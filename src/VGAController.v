==> flow/design.v <==
module VGAController (PixelClock,
							 inRed,
							 inGreen,
							 inBlue,
							 outRed,
							 outGreen,
							 outBlue,
							 VertSynchOut,
							 HorSynchOut,
							 XPosition,
							 YPosition);
parameter XLimit = 1688;
parameter XVisible = 1280;
parameter XSynchPulse = 112;
parameter XBackPorch = 248;
parameter YLimit = 1066;
parameter YVisible = 1024;
parameter YSynchPulse = 3;
parameter YBackPorch = 38;
input PixelClock;
input [7:0] inRed;
input [7:0] inGreen;
input [7:0] inBlue;
output [7:0] outRed;
output [7:0] outGreen;
output [7:0] outBlue;
output VertSynchOut;
output HorSynchOut;
output [10:0] XPosition;
output [10:0] YPosition;
reg [10:0] XTiming;
reg [10:0] YTiming;
reg HorSynch;
reg VertSynch;
assign XPosition = XTiming - (XSynchPulse + XBackPorch);
assign YPosition = YTiming - (YSynchPulse + YBackPorch);
always@(posedge PixelClock) 
begin
	if (XTiming >= XLimit)
		XTiming <= 11'd0;
	else
		XTiming <= XTiming + 1;
end
always@(posedge PixelClock) 
begin
	if (YTiming >= YLimit && XTiming >= XLimit)
		YTiming <= 11'd0;
	else if (XTiming >= XLimit && YTiming < YLimit)
		YTiming <= YTiming + 1;
	else
		YTiming <= YTiming;
end
always@(posedge PixelClock) 
begin
	if (YTiming >= 0 && YTiming < YSynchPulse)
		VertSynch <= 1'b0;
	else
		VertSynch <= 1'b1;
end
always@(posedge PixelClock) 
begin
	if (XTiming >= 0 && XTiming < XSynchPulse)
		HorSynch <= 1'b0;
	else
		HorSynch <= 1'b1;
end
assign outRed = (XTiming >= (XSynchPulse + XBackPorch) && XTiming <= (XSynchPulse + XBackPorch + XVisible)) ? inRed : 8'b0;
assign outGreen = (XTiming >= (XSynchPulse + XBackPorch) && XTiming <= (XSynchPulse + XBackPorch + XVisible)) ? inGreen : 8'b0;
assign outBlue = (XTiming >= (XSynchPulse + XBackPorch) && XTiming <= (XSynchPulse + XBackPorch + XVisible)) ? inBlue : 8'b0;
assign VertSynchOut = VertSynch;
assign HorSynchOut = HorSynch;
initial
begin
	XTiming = 11'b0;
	YTiming = 11'b0;
	HorSynch = 1'b1;
	VertSynch = 1'b1;
end
endmodule 
# Tool chain data of VGAController

The steps from the RTL of VGAController to its reports follow in flow order.
Line numbers count from 1 in the design file above.
A cell with - has no value.

Design top: VGAController
Clock: PixelClock
Standard-cell library: sky130hd
Timing corner: tt_025C_1v80

# After elaboration

Source: Yosys, flattened and elaborated, memories not mapped. Widths are those after wreduce; folded enables and synchronous resets count as part of the registers. Registers that Yosys merges into a memory's read port (data or address) are not register bits. Print and check cells do not count. Equal cells are merged and count once.

Add/sub/neg operators: 4
Order comparisons: 9
Reductions and logical operators: 5
Mux-type cells: 5

Operators by type and width:

| kind                                                                                  | count |
| 8-bit 2-to-1 mux                                                                      | 3 |
| 11-bit by 1-bit adder with 11-bit output (second input constant)                      | 2 |
| 11-bit by 1-bit greater-or-equal comparator with 1-bit output (second input constant) | 2 |
| 11-bit greater-or-equal comparator (second input constant)                            | 2 |
| 11-bit less-or-equal comparator (second input constant)                               | 1 |
| 11-bit < comparator (second input constant)                                           | 1 |
| 11-bit by 2-bit < comparator with 1-bit output (second input constant)                | 1 |
| 11-bit by 6-bit subtractor with 11-bit output (second input constant)                 | 1 |
| 11-bit by 7-bit < comparator with 1-bit output (second input constant)                | 1 |
| 11-bit by 9-bit subtractor with 11-bit output (second input constant)                 | 1 |
| 11-bit by 9-bit greater-or-equal comparator with 1-bit output (second input constant) | 1 |
| 1-bit logical AND                                                                     | 5 |
| 1-bit 2-to-1 mux                                                                      | 2 |

Flip-flop bits (word level): 24
Input bits: 25

# Longest topological paths

Depth = most cells in a row (Yosys ltp): at word level without a register or memory, in the mapped netlist without a sequential cell, where the memories' decode and read muxes count.

Word-level depth: 3
ABC_AREA: 0
Depth in mapped cells: 7

# Synthesis result

The flow's flattened synthesis, as Yosys stat reports it; memories are mapped. The netlist is that of the ABC_AREA named above (0 if unset); the other value can give another one.
The area totals of this step are shown rounded.

Cells by type:

| type                      | count | total area (um^2) |
| sky130_fd_sc_hd__dfxtp_1  | 24    | 480.461 |
| sky130_fd_sc_hd__and2_1   | 25    | 156.4 |
| sky130_fd_sc_hd__ha_1     | 8     | 100.096 |
| sky130_fd_sc_hd__xnor2_1  | 11    | 96.342 |
| sky130_fd_sc_hd__nand2_1  | 20    | 75.072 |
| sky130_fd_sc_hd__xor2_1   | 8     | 70.067 |
| sky130_fd_sc_hd__o211ai_1 | 9     | 67.565 |
| sky130_fd_sc_hd__nor2_1   | 16    | 60.058 |
| sky130_fd_sc_hd__buf_2    | 11    | 55.053 |
| sky130_fd_sc_hd__inv_1    | 13    | 48.797 |
| sky130_fd_sc_hd__o21ai_0  | 8     | 40.038 |
| sky130_fd_sc_hd__nand3_1  | 7     | 35.034 |
| sky130_fd_sc_hd__o311ai_2 | 2     | 32.531 |
| sky130_fd_sc_hd__a21oi_1  | 5     | 25.024 |
| sky130_fd_sc_hd__nor3_1   | 5     | 25.024 |
| sky130_fd_sc_hd__or3_1    | 4     | 25.024 |
| sky130_fd_sc_hd__nand4b_4 | 1     | 23.773 |
| sky130_fd_sc_hd__buf_4    | 3     | 22.522 |

Other cell types: 35; their cells: 47.

Buffers: 18
Chip area (Yosys): 1840 um^2
Mapped flip-flops: 24
Area of sequential cells: 480 um^2
Cell count: 227

# Worst setup path after synthesis

Source: OpenSTA report_checks on the synthesized netlist (no wires, ideal clock, input and output delay 20% of the period each), path of least setup slack; recovery checks are left aside. Register names are those of the netlist, which keeps one name where synthesis merged equal registers.

Path type: register to output
Start: register XTiming[3]
End: output outBlue[0]
Data arrival time: 1660 ps
Data required time: 2064 ps
Output delay: 516 ps
Path delay: 1660 ps
Launch time at the first pin: 0 ps
Setup slack: 404 ps
Stages: 7
Period: 2580 ps
Synthesis period reached: 2176 ps

"path delay" is the arrival time less input delay plus setup time.
A path that ends at an output port has no setup time.
"stages": output pins that drive a net of the path, with the launching flip-flop's if there is one; two outputs of one cell count as two.
"synthesis period reached" is the clock period less the worst setup slack; recovery checks do not enter. This is arithmetic on one report: input and output delays are still those of the set period (20% each).
The rows between start and end are the longest chain of elaborated cells between them; the timing report does not say that the signal goes this way. Where chains are equally long, one stands for them.
A line is the first line of the expression or statement that the cell stems from. Yosys adds cells for indexed reads and writes and turns some case tables into memories.

Cells stage by stage: sky130_fd_sc_hd__dfxtp_1 sky130_fd_sc_hd__inv_1 sky130_fd_sc_hd__ha_1 sky130_fd_sc_hd__o31a_1 sky130_fd_sc_hd__a2bb2oi_2 sky130_fd_sc_hd__buf_2 sky130_fd_sc_hd__and2_1
Cells in the longest elaborated chain: 3

Ends and longest elaborated chain, after synthesis:

| item                                                          | RTL line | text |
| start, declared                                               | 31       | `reg [10:0] XTiming;` |
| start, assigned                                               | 40       | `XTiming <= 11'd0;` |
| start, assigned                                               | 42       | `XTiming <= XTiming + 1;` |
| 11-bit by 9-bit greater-or-equal comparator with 1-bit output | 69       | `assign outBlue = (XTiming >= (XSynchPulse + XBackPorch) && XTiming <= (XSynchPulse + XBackPorch + XVisible)) ? ...` |
| 1-bit logical AND                                             | 69       |  |
| 8-bit 2-to-1 mux                                              | 69       |  |
| end, declared                                                 | 26       | `output [7:0] outBlue;` |

Nets of the timed path that keep an RTL name, with a line that drives or declares them; the list need not be complete.

Named nets, after synthesis:

| net          | RTL line | text |
| XPosition[3] | 35       | `assign XPosition = XTiming - (XSynchPulse + XBackPorch);` |

# Path in the finished layout

From the final timing report of flow run 1: the path of least setup slack in the routed layout; clock arrival at registers is part of the times.
The path's times are printed in steps of 10 ps; the period is the one set.

Path type: register to output
Start: register XTiming[0]
End: output outBlue[2]
Stages: 9
Data arrival time: 1950 ps
Data required time: 2220 ps
Launch time at the first pin: 260 ps
Period: 2770 ps
Setup slack: 260 ps
Output delay: 550 ps

The rows between start and end are the longest chain of elaborated cells between them; the timing report does not say that the signal goes this way. Where chains are equally long, one stands for them.

Cells stage by stage: sky130_fd_sc_hd__dfxtp_4 sky130_fd_sc_hd__inv_4 sky130_fd_sc_hd__ha_4 sky130_fd_sc_hd__and3b_2 sky130_fd_sc_hd__o31a_1 sky130_fd_sc_hd__a2bb2oi_4 sky130_fd_sc_hd__buf_6 sky130_fd_sc_hd__and2_1 sky130_fd_sc_hd__buf_2
Cells in the longest elaborated chain: 3

Ends and longest elaborated chain, after layout:

| item                                                          | RTL line | text |
| start, declared                                               | 31       | `reg [10:0] XTiming;` |
| start, assigned                                               | 40       | `XTiming <= 11'd0;` |
| start, assigned                                               | 42       | `XTiming <= XTiming + 1;` |
| 11-bit by 9-bit greater-or-equal comparator with 1-bit output | 69       | `assign outBlue = (XTiming >= (XSynchPulse + XBackPorch) && XTiming <= (XSynchPulse + XBackPorch + XVisible)) ? ...` |
| 1-bit logical AND                                             | 69       |  |
| 8-bit 2-to-1 mux                                              | 69       |  |
| end, declared                                                 | 26       | `output [7:0] outBlue;` |

# Flow runs of VGAController

Top module VGAController; platform sky130hd; tools Yosys and OpenROAD; 2 stored runs in no particular order. Input and output delays are each 20% of the period that was set; the output load is 0.01 pF.
"period achieved" means the clock period less the worst setup slack. The figure is calculated, with input and output delays left at 20% of the set period.
"worst setup path time": the worst setup path's part of the clock period (all of it between registers, 20% less for each end at a port) less its slack. A launch clock that arrives late makes it longer, a capture clock that arrives late makes it shorter.
By "total power of the final layout" is meant OpenSTA's value without simulated activity: inputs other than the clock are taken to toggle once in ten clock periods, and the tool carries that through the logic.
"worst setup path time" is given in steps of 10 ps.
Values from the reports are rounded here.

## Flow run 1

==> flow/run.sh <==
#!/bin/bash
# the make line also repeats the synthesis and layout settings of config.mk as NAME=value (left out here)
make -C /OpenROAD-flow-scripts/flow DESIGN_CONFIG=/design/flow/config.mk WORK_HOME=/design/flow/orfs CLKGATE_MAP_FILE= finish
==> flow/config.mk <==
export PLATFORM = sky130hd
export DESIGN_NAME = VGAController
export DESIGN_NICKNAME = VGAController
export VERILOG_FILES = /design/flow/design.v
export SDC_FILE = /design/flow/constraint.sdc
export NUM_CORES = 4
export LEC_CHECK = 0
export CAP_MARGIN = 40
export CELL_PAD_IN_SITES_DETAIL_PLACEMENT = 1
export CORE_ASPECT_RATIO = 0.64
export CORE_MARGIN = 2
export CORE_UTILIZATION = 16
export CTS_CLUSTER_DIAMETER = 34
export GPL_TIMING_DRIVEN = 0
export MIN_ROUTING_LAYER = met2
export PLACE_DENSITY_LB_ADDON = 0.19
export SETUP_SLACK_MARGIN = 0.35
export SLEW_MARGIN = 20
==> flow/constraint.sdc <==
create_clock -name core_clock -period 2.77 [get_ports {PixelClock}]
set_input_delay 0.5540 -clock core_clock [delete_from_list [all_inputs] [get_ports {PixelClock}]]
set_output_delay 0.5540 -clock core_clock [all_outputs]
set_load 0.01 [all_outputs]

| result of flow run 1 | value |
|---|---|
| post-synthesis cell area | 1840 um^2 |
| full die area | 12400 um^2 |
| standard-cell area after layout | 3130 um^2 |
| utilization after layout | 0.279 |
| lowest setup slack | 262 ps |
| total negative slack on setup checks | 0 ps |
| lowest hold slack | 515 ps |
| total power of the final layout | 0.000707 W |
| period achieved | 2508 ps |
| worst setup path time | 1950 ps |
| worst path kind | register to output |

## Flow run 2

==> flow/run.sh <==
#!/bin/bash
# the make line also repeats the synthesis and layout settings of config.mk as NAME=value (left out here)
make -C /OpenROAD-flow-scripts/flow DESIGN_CONFIG=/design/flow/config.mk WORK_HOME=/design/flow/orfs CLKGATE_MAP_FILE= finish
==> flow/config.mk <==
export PLATFORM = sky130hd
export DESIGN_NAME = VGAController
export DESIGN_NICKNAME = VGAController
export VERILOG_FILES = /design/flow/design.v
export SDC_FILE = /design/flow/constraint.sdc
export NUM_CORES = 4
export LEC_CHECK = 0
export CAP_MARGIN = 0
export CELL_PAD_IN_SITES_DETAIL_PLACEMENT = 2
export CORE_MARGIN = 2
export CORE_UTILIZATION = 57
export CTS_CLUSTER_DIAMETER = 55
export CTS_CLUSTER_SIZE = 81
export GPL_ROUTABILITY_DRIVEN = 1
export PLACE_DENSITY = 0.89
export SLEW_MARGIN = 20
==> flow/constraint.sdc <==
create_clock -name core_clock -period 2.57 [get_ports {PixelClock}]
set_input_delay 0.5140 -clock core_clock [delete_from_list [all_inputs] [get_ports {PixelClock}]]
set_output_delay 0.5140 -clock core_clock [all_outputs]
set_load 0.01 [all_outputs]

Flow run 2: did not finish, placement stopped with DPL-0033
